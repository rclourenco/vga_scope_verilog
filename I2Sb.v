==> flow/design.v <==
`timescale 1ns / 1ps
module I2Sb(clk, reset, din, dout, wd, A, mck, sck, lrck, sd, I);
    input clk;					 
    input reset;				 
    input [7:0] din;			 
    output [7:0] dout;		 
	 input wd;					 
	 input [1:0] A;			 
    output mck;				 
    output sck;				 
    output lrck;				 
    output sd;					 
    input [15:0] I;			 
	reg mck;
	reg sck;
	reg lrck;
	wire sd;
	reg [7:0] dout;
	reg [15:0] shifter;
	reg [7:0] mckDiv,mckDivCntr;
	reg [7:0] sckDiv,sckDivCntr;
	reg [7:0] lrDiv,lrDivCntr;
	reg wdmckDiv,wdsckDiv,wdlrDiv;
	reg fd1,fd2,ldSR;
	parameter ADR_MCLKDIV			=	2'b00;
	parameter ADR_LRDIV				=	2'b01;
	parameter ADR_SCKDIV				=	2'b10;
	always @ (A or wd)
		if((A == ADR_MCLKDIV) && wd)
			wdmckDiv = 1;
		else
			wdmckDiv = 0;
	always @ (posedge clk or posedge reset)
		if(reset)
			mckDiv <= 8'd4;
		else if (wdmckDiv)
			mckDiv <= din;		 
	always @(posedge clk or posedge reset)
		if(reset)
			mckDivCntr <= 0;
		else if (mckDivCntr == 0)
			mckDivCntr <= mckDiv;	 
		else
			mckDivCntr <= mckDivCntr - 1;	 
	always @ (posedge clk or posedge reset)
		if(reset)
			mck <= 0;
		else if (mckDivCntr == 0)
			mck <= !mck;	 
	always @ (A or wd)
		if((A == ADR_SCKDIV) && wd)
			wdsckDiv = 1;
		else
			wdsckDiv = 0;
	always @ (posedge clk or posedge reset)
		if(reset)
			sckDiv <= 8'd3;
		else if (wdsckDiv)
			sckDiv <= din;
	always @(posedge clk or posedge reset)
		if(reset)
			sckDivCntr <= 0;
		else if ((sckDivCntr == 0) && (mckDivCntr == 0))
			sckDivCntr <= sckDiv;
		else if (mckDivCntr == 0)
			sckDivCntr <= sckDivCntr - 1;
	always @ (posedge clk or posedge reset)
		if(reset)
			sck <= 0;
		else if ((sckDivCntr == 0) && (mckDivCntr == 0))
			sck <= !sck;		 
	always @ (A or wd)
		if(( A == ADR_LRDIV) && wd)
			wdlrDiv = 1;
		else
			wdlrDiv = 0;
	always @ (posedge clk or posedge reset)
		if(reset)
			lrDiv <= 8'd255;
		else if (wdlrDiv)
			lrDiv <= din;
	always @ (posedge clk or posedge reset)
		if(reset)
			lrDivCntr <= 0;
		else if ((lrDivCntr == 0)  && (mckDivCntr == 0) && !mck)
			lrDivCntr <= lrDiv;
		else if ((mckDivCntr == 0) && !mck)
			lrDivCntr <= lrDivCntr - 1;
	always @ (posedge clk or posedge reset)
		if(reset)
			lrck <= 0;
		else if ((lrDivCntr == 0)  && (mckDivCntr == 0) && !mck)
			lrck <= !lrck;
	always @ (posedge clk or posedge reset)
		if(reset)
			shifter <= 0;
		else if (ldSR)
			shifter <= I;
		else if ((sckDivCntr == 0) && (mckDivCntr == 0) && sck)
			shifter <= {shifter[14:0],1'b0};
		assign sd = shifter[15];
	always @ (posedge clk or posedge reset) begin
		if(reset) begin
			fd1 <= 0;
			fd2 <= 0;
		end
		else begin
			if((sckDivCntr == 0) && (mckDivCntr == 0) && !sck && !mck) begin
				fd1 <= lrck;
				fd2 <= fd1;
			end
		end
	end
	always @(fd1 or fd2 or sckDivCntr or mckDivCntr)
		if( (fd1 ^ fd2) & ((sckDivCntr == 0) && (mckDivCntr == 0) && sck && !mck) )
			ldSR = 1;
		else
			ldSR = 0;
	always @ (A or mckDiv or sckDiv or lrDiv)
		case(A)
			ADR_MCLKDIV:dout = mckDiv;
			ADR_LRDIV:dout = lrDiv;	
			ADR_SCKDIV:dout = sckDiv;
			default: dout = 8'h9c;
		endcase
endmodule					
# --- Step by step through the tools: I2Sb ---
# The steps from the RTL of I2Sb to its reports follow in flow order.
# Lines are those of the file above, counted from 1.
# Cell names lack the library's common part.
inputs:
  top: "I2Sb"
  clk_port: "clk"
  cell_library: "sky130hd"
  corner: "tt_025C_1v80"

# --- Elaborated design ---
# Source: Yosys, flattened and elaborated, memories not mapped. Widths are those after wreduce. Registers that Yosys merges into a memory's read port (data or address) are not register bits. Print and check cells do not count. Equal cells are merged and count once.
word_totals:
  regBits: 69
  output_inout_bits: 12
  word_cells: 52
  in_bits: 29
classes:
  reduce_and_logical: 21
  equal: 2
  n_mux: 12
  n_logic: 2
  n_addsub: 3
op_table:
  columns: ["operator", "n"]
  rows:
  - ["8-bit two-way mux", 5]
  - ["16-bit two-way mux", 2]
  - ["8-bit by 1-bit subtractor with 8-bit output with constant B", 3]
  - ["8-bit zero test", 3]
  - ["8-bit parallel mux with 3-bit select", 1]
  - ["1-bit logical AND", 11]
  - ["2-bit nonzero test", 3]
  - ["1-bit two-way mux", 4]
  - ["1-bit zero test", 3]
  - ["2-bit by 1-bit == test with 1-bit output with constant B", 1]
  - ["2-bit == test with constant B", 1]
  - ["2-bit zero test", 1]
  - ["1-bit AND", 1]
  - ["1-bit bitwise XOR", 1]

# --- Logic depth ---
# Depth = most cells in a row (Yosys ltp): at word level without a register or memory, in the mapped netlist without a sequential cell, where the memories' decode and read muxes count.
logic_depth:
  ltp_word: 7
  abc_area: 0
  ltp_mapped: 8
  mapped_depth_nobuf: 6

# --- After synthesis ---
# Yosys stat after the flow's synthesis: flattened, memories mapped to cells. It holds for the ABC_AREA given above (unset counts as 0); a run with the other value may have another netlist.
# The area totals of this step are shown rounded.
by_type:
  columns: ["cell", "n", "type_area_um2"]
  rows:
  - ["dfrtp_1", 58, 1.45E+03]
  - ["mux2_2", 60, 675.648]
  - ["dfstp_2", 11, 289.027]
  - ["o21ai_0", 17, 85.082]
  - ["mux2i_1", 8, 80.077]
  - ["nor2_1", 18, 67.565]
  - ["nand2_1", 17, 63.811]
  - ["inv_1", 16, 60.058]
  - ["ha_1", 4, 50.048]
  - ["nor4_1", 6, 37.536]
  - ["a2bb2oi_1", 4, 35.034]
  - ["o22a_1", 4, 35.034]
  - ["or4_4", 3, 33.782]
  - ["mux2_4", 2, 30.029]
  - ["o31ai_1", 4, 30.029]
  - ["clkbuf_1", 7, 26.275]
  - ["xnor2_1", 3, 26.275]
  - ["xor2_1", 3, 26.275]
# Not listed: further types 27, cells in them 48.
synth_totals:
  ffs: 69
  buffers: 10
  cells: 293
  seq_area_um2: 1740
  yosys_area_um2: 3430

# --- Path before layout ---
# Source: OpenSTA report_checks on the synthesized netlist (no wires, ideal clock, input and output delay 20% of the period each), path of least setup slack; recovery checks are left aside. Register names are those of the netlist, which keeps one name where synthesis merged equal registers.
synth_path:
  path_kind: "register to register"
  start: "register sckDivCntr[2]"
  end: "register fd1"
  n_path_buf: 1
  stages: 6
  slack_ns: 0.311
  launch_ns: 0.000
  period_ns: 2.74
  setup_time_ns: 0.125
  delay_ns: 2.429
  arrival_ns: 2.304
  required_time_ns: 2.615
  synth_period_reached_ns: 2.429
# "delay_ns" is the arrival time less input delay plus setup time.
# "stages": output pins that drive a net of the path, with the launching flip-flop's if there is one; two outputs of one cell count as two.
# "synth_period_reached_ns" is the clock period less the worst setup slack; recovery checks do not enter. This is arithmetic on one report: input and output delays are still those of the set period (20% each).
# Between the ends stands the longest chain of elaborated cells between them, by number of cells; it is not shown to be the way that was timed. Of several equally long chains one is given.
# A line is the first line of the expression or statement that the cell stems from. Yosys adds cells for indexed reads and writes and turns some case tables into memories.
# At most two assigning lines are given for a register; there are more.
synth_between:
  cell_sequence: "dfrtp_1 -> or4_4 -> or4_4 -> buf_6 -> or4_4 -> mux2_4"
  elab_chain_len: 4
  cone_cells: 4
  cone_classes: "4 x reduce/logical"
synth_rtl:
  columns: ["item", "line", "text"]
  rows:
  - ["from (decl)", 21, "reg [7:0] sckDiv,sckDivCntr;"]
  - ["from (assign)", 64, "sckDivCntr <= sckDiv;"]
  - ["from (assign)", 66, "sckDivCntr <= sckDivCntr - 1;"]
  - ["8-bit zero test", 108, "if((sckDivCntr == 0) && (mckDivCntr == 0) && !sck && !mck) begin"]
  - ["1-bit logical AND x3", 108, null]
  - ["to (assign)", 104, "fd1 <= 0;"]
  - ["to (assign)", 109, "fd1 <= lrck;"]
  - ["to (decl)", 24, "reg fd1,fd2,ldSR;"]

# --- Path in the finished layout ---
# Path of least setup slack in the final report of flow run A (OpenROAD, finished layout, wires in). Where an end is a register, its clock arrival counts in the times.
layout_path:
  path_kind: "register to register"
  start: "register sckDivCntr[5]"
  end: "register fd1"
  required_time_ns: 1.89
  n_path_buf: 0
  period_ns: 1.65
  setup_time_ns: 0.11
  launch_ns: 0.34
  stages: 5
  slack_ns: -0.62
  arrival_ns: 2.51
# Between the ends stands the longest chain of elaborated cells between them, by number of cells; it is not shown to be the way that was timed. Of several equally long chains one is given.
# At most two assigning lines are given for a register; there are more.
layout_between:
  cell_sequence: "dfrtp_1 -> or4_4 -> or4_4 -> or4_4 -> mux2_4"
  elab_chain_len: 4
  cone_cells: 4
  cone_classes: "4 x reduce/logical"
layout_rtl:
  columns: ["item", "line", "text"]
  rows:
  - ["from (decl)", 21, "reg [7:0] sckDiv,sckDivCntr;"]
  - ["from (assign)", 64, "sckDivCntr <= sckDiv;"]
  - ["from (assign)", 66, "sckDivCntr <= sckDivCntr - 1;"]
  - ["8-bit zero test", 108, "if((sckDivCntr == 0) && (mckDivCntr == 0) && !sck && !mck) begin"]
  - ["1-bit logical AND x3", 108, null]
  - ["to (assign)", 104, "fd1 <= 0;"]
  - ["to (assign)", 109, "fd1 <= lrck;"]
  - ["to (decl)", 24, "reg fd1,fd2,ldSR;"]

Stored flow runs of I2Sb (2 of them; Yosys, OpenROAD, sky130hd). They differ in their settings and are not a sequence. Constraints: input delay and output delay 20% of the set period each, output load 0.01 pF.
By "period_less_ws_ns" is meant the clock period of the run minus its worst setup slack. This is arithmetic on one report: input and output delays are still those of the set period (20% each).
"worstPathTime_ns": the worst setup path's part of the clock period (all of it between registers, 20% less for each end at a port) less its slack. A launch clock that arrives late makes it longer, a capture clock that arrives late makes it shorter.
"totalPower_mw": no workload was simulated; the value follows from the tool's default switching activity.
The results are shown rounded.

--- flow run A ---
==> flow/run.sh <==
#!/bin/bash
# the make line also repeats the synthesis and layout settings of config.mk as NAME=value (left out here)
make -C /OpenROAD-flow-scripts/flow DESIGN_CONFIG=/design/flow/config.mk WORK_HOME=/design/flow/orfs CLKGATE_MAP_FILE= finish
==> flow/config.mk <==
export PLATFORM = sky130hd
export DESIGN_NAME = I2Sb
export DESIGN_NICKNAME = I2Sb
export VERILOG_FILES = /design/flow/design.v
export SDC_FILE = /design/flow/constraint.sdc
export NUM_CORES = 4
export LEC_CHECK = 0
export CAP_MARGIN = 30
export CORE_ASPECT_RATIO = 1.32
export CORE_MARGIN = 9
export CORE_UTILIZATION = 53
export CTS_CLUSTER_SIZE = 57
export GPL_ROUTABILITY_DRIVEN = 0
export MAX_ROUTING_LAYER = met5
export PLACE_DENSITY_LB_ADDON = 0.24
export SLEW_MARGIN = 20
export TNS_END_PERCENT = 75
==> flow/constraint.sdc <==
create_clock -name core_clock -period 1.65 [get_ports {clk}]
set_input_delay 0.3300 -clock core_clock [delete_from_list [all_inputs] [get_ports {clk}]]
set_output_delay 0.3300 -clock core_clock [all_outputs]
set_load 0.01 [all_outputs]

==> results, as YAML <==
results:
  worstPathTime_ns: 2.27
  timing.worst_path_kind: "register to register"
  utilization_pct: 85.0
  timing.setup.ws_ns: -0.621
  finalCellArea_um2: 5300
  period_less_ws_ns: 2.271
  synth_chip_area_um2: 3430
  totalPower_mw: 7.71
  setup_tns_ns: -17.1
  total_die_area_um2: 9730

--- flow run B ---
==> flow/run.sh <==
#!/bin/bash
# the make line also repeats the synthesis and layout settings of config.mk as NAME=value (left out here)
make -C /OpenROAD-flow-scripts/flow DESIGN_CONFIG=/design/flow/config.mk WORK_HOME=/design/flow/orfs CLKGATE_MAP_FILE= finish
==> flow/config.mk <==
export PLATFORM = sky130hd
export DESIGN_NAME = I2Sb
export DESIGN_NICKNAME = I2Sb
export VERILOG_FILES = /design/flow/design.v
export SDC_FILE = /design/flow/constraint.sdc
export NUM_CORES = 4
export LEC_CHECK = 0
export ABC_AREA = 0
export CAP_MARGIN = 20
export CORE_MARGIN = 2
export CORE_UTILIZATION = 67
export CTS_CLUSTER_SIZE = 14
export MAX_ROUTING_LAYER = met4
export MIN_ROUTING_LAYER = met1
export PLACE_DENSITY_LB_ADDON = 0.12
export SLEW_MARGIN = 25
==> flow/constraint.sdc <==
create_clock -name core_clock -period 2.37 [get_ports {clk}]
set_input_delay 0.4740 -clock core_clock [delete_from_list [all_inputs] [get_ports {clk}]]
set_output_delay 0.4740 -clock core_clock [all_outputs]
set_load 0.01 [all_outputs]

==> results, as YAML <==
results:
  worstPathTime_ns: 2.29
  timing.worst_path_kind: "register to register"
  utilization_pct: 86.9
  timing.setup.ws_ns: 0.079
  finalCellArea_um2: 4350
  period_less_ws_ns: 2.291
  synth_chip_area_um2: 3430
  totalPower_mw: 4.27
  setup_tns_ns: 0.000
  total_die_area_um2: 5710
